==> flow/design.v <==
module traffic_light_controller (
    input clk,                       
    input reset,                     
    input sensor_ns,                 
    input sensor_ew,                 
    output reg [1:0] light_ns,       
    output reg [1:0] light_ew,       
    output reg [1:0] pedestrian_signal  
);
    parameter STATE_NS_GREEN   = 3'd0,
              STATE_NS_YELLOW  = 3'd1,
              STATE_EW_GREEN   = 3'd2,
              STATE_EW_YELLOW  = 3'd3,
              STATE_PEDESTRIAN = 3'd4;
    parameter RED    = 2'b00,
              GREEN  = 2'b01,
              YELLOW = 2'b10,
              WALK   = 2'b11;   
    parameter NS_GREEN_TIME_DEFAULT   = 30;
    parameter NS_GREEN_TIME_EXTENDED  = 45;    
    parameter NS_YELLOW_TIME          = 5;
    parameter EW_GREEN_TIME_DEFAULT   = 30;
    parameter EW_GREEN_TIME_EXTENDED  = 45;    
    parameter EW_YELLOW_TIME          = 5;
    parameter PED_TIME                = 15;    
    reg [2:0] current_state;    
    reg [8:0] timer;            
    reg last_from_ns;           
    always @(posedge clk or posedge reset) begin
        if (reset) begin
            current_state <= STATE_NS_GREEN;  
            timer         <= 0;
            last_from_ns  <= 1;              
        end
        else begin
            case (current_state)
                STATE_NS_GREEN: begin
                    if (timer < (sensor_ns ? NS_GREEN_TIME_EXTENDED : NS_GREEN_TIME_DEFAULT))
                        timer <= timer + 1;
                    else begin
                        timer         <= 0;
                        current_state <= STATE_NS_YELLOW;
                    end
                end
                STATE_NS_YELLOW: begin
                    if (timer < NS_YELLOW_TIME)
                        timer <= timer + 1;
                    else begin
                        timer         <= 0;
                        last_from_ns  <= 1;   
                        current_state <= STATE_PEDESTRIAN;
                    end
                end
                STATE_EW_GREEN: begin
                    if (timer < (sensor_ew ? EW_GREEN_TIME_EXTENDED : EW_GREEN_TIME_DEFAULT))
                        timer <= timer + 1;
                    else begin
                        timer         <= 0;
                        current_state <= STATE_EW_YELLOW;
                    end
                end
                STATE_EW_YELLOW: begin
                    if (timer < EW_YELLOW_TIME)
                        timer <= timer + 1;
                    else begin
                        timer         <= 0;
                        last_from_ns  <= 0;   
                        current_state <= STATE_PEDESTRIAN;
                    end
                end
                STATE_PEDESTRIAN: begin
                    if (timer < PED_TIME)
                        timer <= timer + 1;
                    else begin
                        timer <= 0;
                        if (last_from_ns)
                            current_state <= STATE_EW_GREEN;
                        else
                            current_state <= STATE_NS_GREEN;
                    end
                end
                default: begin
                    current_state <= STATE_NS_GREEN;
                    timer         <= 0;
                end
            endcase
        end
    end
    always @(*) begin
        case (current_state)
            STATE_NS_GREEN: begin
                light_ns          = GREEN;   
                light_ew          = RED;     
                pedestrian_signal = RED;     
            end
            STATE_NS_YELLOW: begin
                light_ns          = YELLOW;  
                light_ew          = RED;     
                pedestrian_signal = RED;
            end
            STATE_EW_GREEN: begin
                light_ns          = RED;     
                light_ew          = GREEN;   
                pedestrian_signal = RED;
            end
            STATE_EW_YELLOW: begin
                light_ns          = RED;     
                light_ew          = YELLOW;  
                pedestrian_signal = RED;
            end
            STATE_PEDESTRIAN: begin
                light_ns          = RED;     
                light_ew          = RED;     
                pedestrian_signal = WALK;    
            end
            default: begin
                light_ns          = RED;
                light_ew          = RED;
                pedestrian_signal = RED;
            end
        endcase
    end
endmodule
## Tool chain data of traffic_light_controller

What the tools print for traffic_light_controller, step after step.
Line numbers count from 1 in the design file above.
Cell names lack the library's common part.
A cell with -- has no value.

| set-up | value |
|---|---|
| top module | traffic_light_controller |
| clock port | clk |
| library | sky130hd |
| timing corner | tt_025C_1v80 |

## Word-level counts

Source: Yosys, flattened and elaborated, memories not mapped. Widths are those after wreduce. Registers that Yosys merges into a memory's read port (data or address) are not register bits. Print and check cells do not count.

| bit counts | value |
|---|---|
| register bits | 13 |
| bits of input ports | 4 |
| output and inout bits | 6 |
| word-level cells | 42 |

| cells by class | value |
|---|---|
| $add $sub $neg | 1 |
| magnitude comparators | 4 |
| equality and inequality tests | 10 |
| mux-type cells | 19 |
| reduce/logical cells | 5 |

Operator list:

| cell | number |
|---|---|
| 9-bit parallel mux with 4-bit select | 1 |
| 9-bit 2-to-1 mux | 4 |
| 9-bit by 6-bit < comparator with 1-bit output | 2 |
| 2-bit != test with constant B | 6 |
| 3-bit parallel mux with 4-bit select | 1 |
| 6-bit 2-to-1 mux | 2 |
| 3-bit 2-to-1 mux | 4 |
| 9-bit by 1-bit adder with 9-bit output with constant B | 1 |
| 9-bit by 3-bit < comparator with 1-bit output with constant B | 1 |
| 9-bit by 4-bit < comparator with 1-bit output with constant B | 1 |
| 2-bit parallel mux with 2-bit select | 2 |
| 3-bit by 2-bit == test with 1-bit output with constant B | 2 |
| 4-bit AND reduction | 1 |
| 2-bit 2-to-1 mux | 2 |
| 3-bit by 1-bit == test with 1-bit output with constant B | 1 |
| 3-bit == test with constant B | 1 |
| 3-bit zero test | 1 |
| 3-bit AND reduction | 1 |
| 2-bit nonzero test | 1 |
| 2-bit OR reduction | 1 |
| 1-bit parallel mux with 2-bit select | 1 |
| 1-bit 2-to-1 mux | 2 |

## Depth

Yosys ltp: most cells in a row. Word level: on the elaborated netlist, between registers, memories and ports. Mapped: between sequential cells and ports; inverters and the memories' decode and read muxes count.

| depth | value |
|---|---|
| depth in word-level cells | 4 |
| ABC_AREA | 1 |
| depth in mapped cells | 9 |
| gate-level depth less buffers | 9 |

## Mapped cells and area

Yosys stat after the flow's synthesis: flattened, memories mapped to cells. It holds for the ABC_AREA given above (unset counts as 0); a run with the other value may have another netlist.
Totals and module areas in this step are rounded.

| mapped netlist | value |
|---|---|
| cell count | 163 |
| chip area (Yosys) | 0.0011 mm^2 |
| sequential part of the area | 0.00038 mm^2 |
| flip-flops | 15 |
| buffers | 8 |

Cell types:

| cell | number | area in all (um^2) |
|---|---|---|
| dfrtp_1 | 13 | 325.312 |
| nand2_1 | 42 | 157.651 |
| nand3_1 | 21 | 105.101 |
| inv_1 | 27 | 101.347 |
| ha_1 | 7 | 87.584 |
| nand4_1 | 11 | 68.816 |
| dfstp_2 | 2 | 52.55 |
| nor2_1 | 11 | 41.29 |
| o21ai_0 | 7 | 35.034 |
| buf_4 | 3 | 22.522 |
| nor2_4 | 2 | 22.522 |
| clkbuf_1 | 4 | 15.014 |
| nand4_2 | 1 | 12.512 |
| o31ai_2 | 1 | 12.512 |
| nand3_2 | 1 | 10.01 |
| xor2_1 | 1 | 8.758 |
| inv_2 | 2 | 7.507 |
| nand2_2 | 1 | 6.256 |

Other cell types: 6; their cells: 6.

## Path before layout

Source: OpenSTA report_checks on the synthesized netlist (no wires, ideal clock, input and output delay 20% of the period each), path of least setup slack; recovery checks are left aside. Register names are those of the netlist, which keeps one name where synthesis merged equal registers.

| path post-synthesis | value |
|---|---|
| path kind | input port to flip-flop |
| from | in sensor_ew |
| to | reg timer[5] |
| clock period | 3.14 ns |
| input delay | 0.628 ns |
| library setup time | 0.117 ns |
| arrival | 1.513 ns |
| setup slack | 1.510 ns |
| delay of the path | 1.002 ns |
| stages on the path | 9 |
| period reached after synthesis | 1.63 ns |

"delay of the path" = arrival - input delay + setup time.
"stages on the path": output pins that drive a net of the path, with the launching flip-flop's if there is one; two outputs of one cell count as two.
"period reached after synthesis" = period - worst setup slack (recovery checks aside). The figure is calculated, with input and output delays left at 20% of the set period.
The rows between start and end are the longest chain of elaborated cells between them; the timing report does not say that the signal goes this way. Where chains are equally long, one stands for them.
A line is the first line of the expression or statement that the cell stems from. Yosys adds cells for indexed reads and writes and turns some case tables into memories.
At most two assigning lines are given for a register; there are more.

| between the ends, post-synthesis | value |
|---|---|
| path through | inv_1 ha_1 nand2_1 nor2_1 nand4_2 inv_2 nor2_2 nand3_1 nand2_1 |
| length of the longest elaborated chain | 4 |
| elaborated cells on any way between the ends | 4 |
| RTL lines with such cells | 2 |
| classes of those cells | compare: 1; mux: 3 |

RTL lines, path post-synthesis:

| element | line | text |
|---|---|---|
| start, declared | 5 | `input sensor_ew,` |
| 6-bit 2-to-1 mux | 55 | `if (timer < (sensor_ew ? EW_GREEN_TIME_EXTENDED : EW_GREEN_TIME_DEFAULT))` |
| 9-bit by 6-bit < comparator with 1-bit output | 55 |  |
| 9-bit 2-to-1 mux | 55 |  |
| 9-bit parallel mux with 4-bit select | 36 | `case (current_state)` |
| end, assigned | 39 | `timer <= timer + 1;` |
| end, assigned | 47 | `timer <= timer + 1;` |
| end, declared | 27 | `reg [8:0] timer;` |

## Timing after layout

From the final timing report of run B: the path of least setup slack in the routed layout; clock arrival at registers is part of the times.

| path after layout | value |
|---|---|
| path kind | flip-flop to flip-flop |
| from | reg timer[4] |
| to | reg timer[6] |
| clock period | 1.14 ns |
| library setup time | 0.10 ns |
| arrival | 1.66 ns |
| setup slack | -0.34 ns |
| stages on the path | 9 |

The rows between start and end are the longest chain of elaborated cells between them; the timing report does not say that the signal goes this way. Where chains are equally long, one stands for them.
At most two assigning lines are given for a register; there are more.

| between the ends, after layout | value |
|---|---|
| path through | dfrtp_2 ha_4 nand2_2 o21ai_4 nand2_1 nand2_2 nor2_4 nand3_2 nand2_2 |
| length of the longest elaborated chain | 3 |
| elaborated cells on any way between the ends | 10 |
| classes of those cells | add/sub: 1; compare: 4; mux: 5 |

RTL lines, path after layout:

| element | line | text |
|---|---|---|
| start, declared | 27 | `reg [8:0] timer;` |
| start, assigned | 39 | `timer <= timer + 1;` |
| start, assigned | 47 | `timer <= timer + 1;` |
| 9-bit by 1-bit adder with 9-bit output | 73 | `timer <= timer + 1;` |
| 9-bit 2-to-1 mux | 72 | `if (timer < PED_TIME)` |
| 9-bit parallel mux with 4-bit select | 36 | `case (current_state)` |
| end, assigned | 39 |  |
| end, assigned | 47 |  |
| end, declared | 27 |  |

# Flow runs of traffic_light_controller

Design traffic_light_controller on sky130hd. What follows are 2 stored runs of the flow, each under its own settings; their order means nothing. The constraints put input and output delay at 20% of the set period each and load the outputs with 0.01 pF.
"period reached" means the clock period less the worst setup slack. The figure is calculated, with input and output delays left at 20% of the set period.
"worst path time" = time allowed to the worst setup path (clock period - input delay - output delay, where it has them) - its slack; a late launch clock adds to it, a late capture clock takes from it.
"total power after layout" rests on the timing tool's default activity at the inputs, not on a simulated workload.
Values from the reports are rounded here.
Among the settings, . means not set for that run.
Results: . = not shown.

| run name | period_ns | CORE_UTILIZATION | SETUP_SLACK_MARGIN | PLACE_DENSITY_LB_ADDON | CELL_PAD_IN_SITES_DETAIL_PLACEMENT | ABC_AREA | GPL_TIMING_DRIVEN | CTS_CLUSTER_SIZE | CTS_CLUSTER_DIAMETER | MAX_ROUTING_LAYER | CAP_MARGIN | CORE_MARGIN | SLEW_MARGIN | CORE_ASPECT_RATIO | CELL_PAD_IN_SITES_GLOBAL_PLACEMENT | GPL_ROUTABILITY_DRIVEN | MIN_ROUTING_LAYER | period reached (ns) | lowest setup slack (ns) | area of the standard cells in the finished layout (mm^2) | total power after layout (mW) | area of the synthesized netlist (mm^2) | sum of negative setup slack (ns) | full die area (mm^2) | utilization of the finished layout (%) | worst path time (ns) | kind of the worst setup path |
|---|---|---|---|---|---|---|---|---|---|---|---|---|---|---|---|---|---|---|---|---|---|---|---|---|---|---|---|
| run A | 1.43 | 56 | 0.1 | 0.25 | 1 | 0 | 0 | 14 | 132 | met4 | 20 | 2 | 20 | . | . | . | . | . | . | . | . | . | . | . | . | . | . |
| run B | 1.14 | 48 | 0.04 | 0.19 | . | 1 | . | . | . | . | 20 | 2 | 20 | 1.1 | 0 | 0 | met2 | 1.477 | -0.34 | 0.0015 | 1.8 | 0.0011 | -3.5 | 0.0027 | 68 | 1.48 | flip-flop to flip-flop |

Run A: no final report: clock tree synthesis broke off with DPL-0033
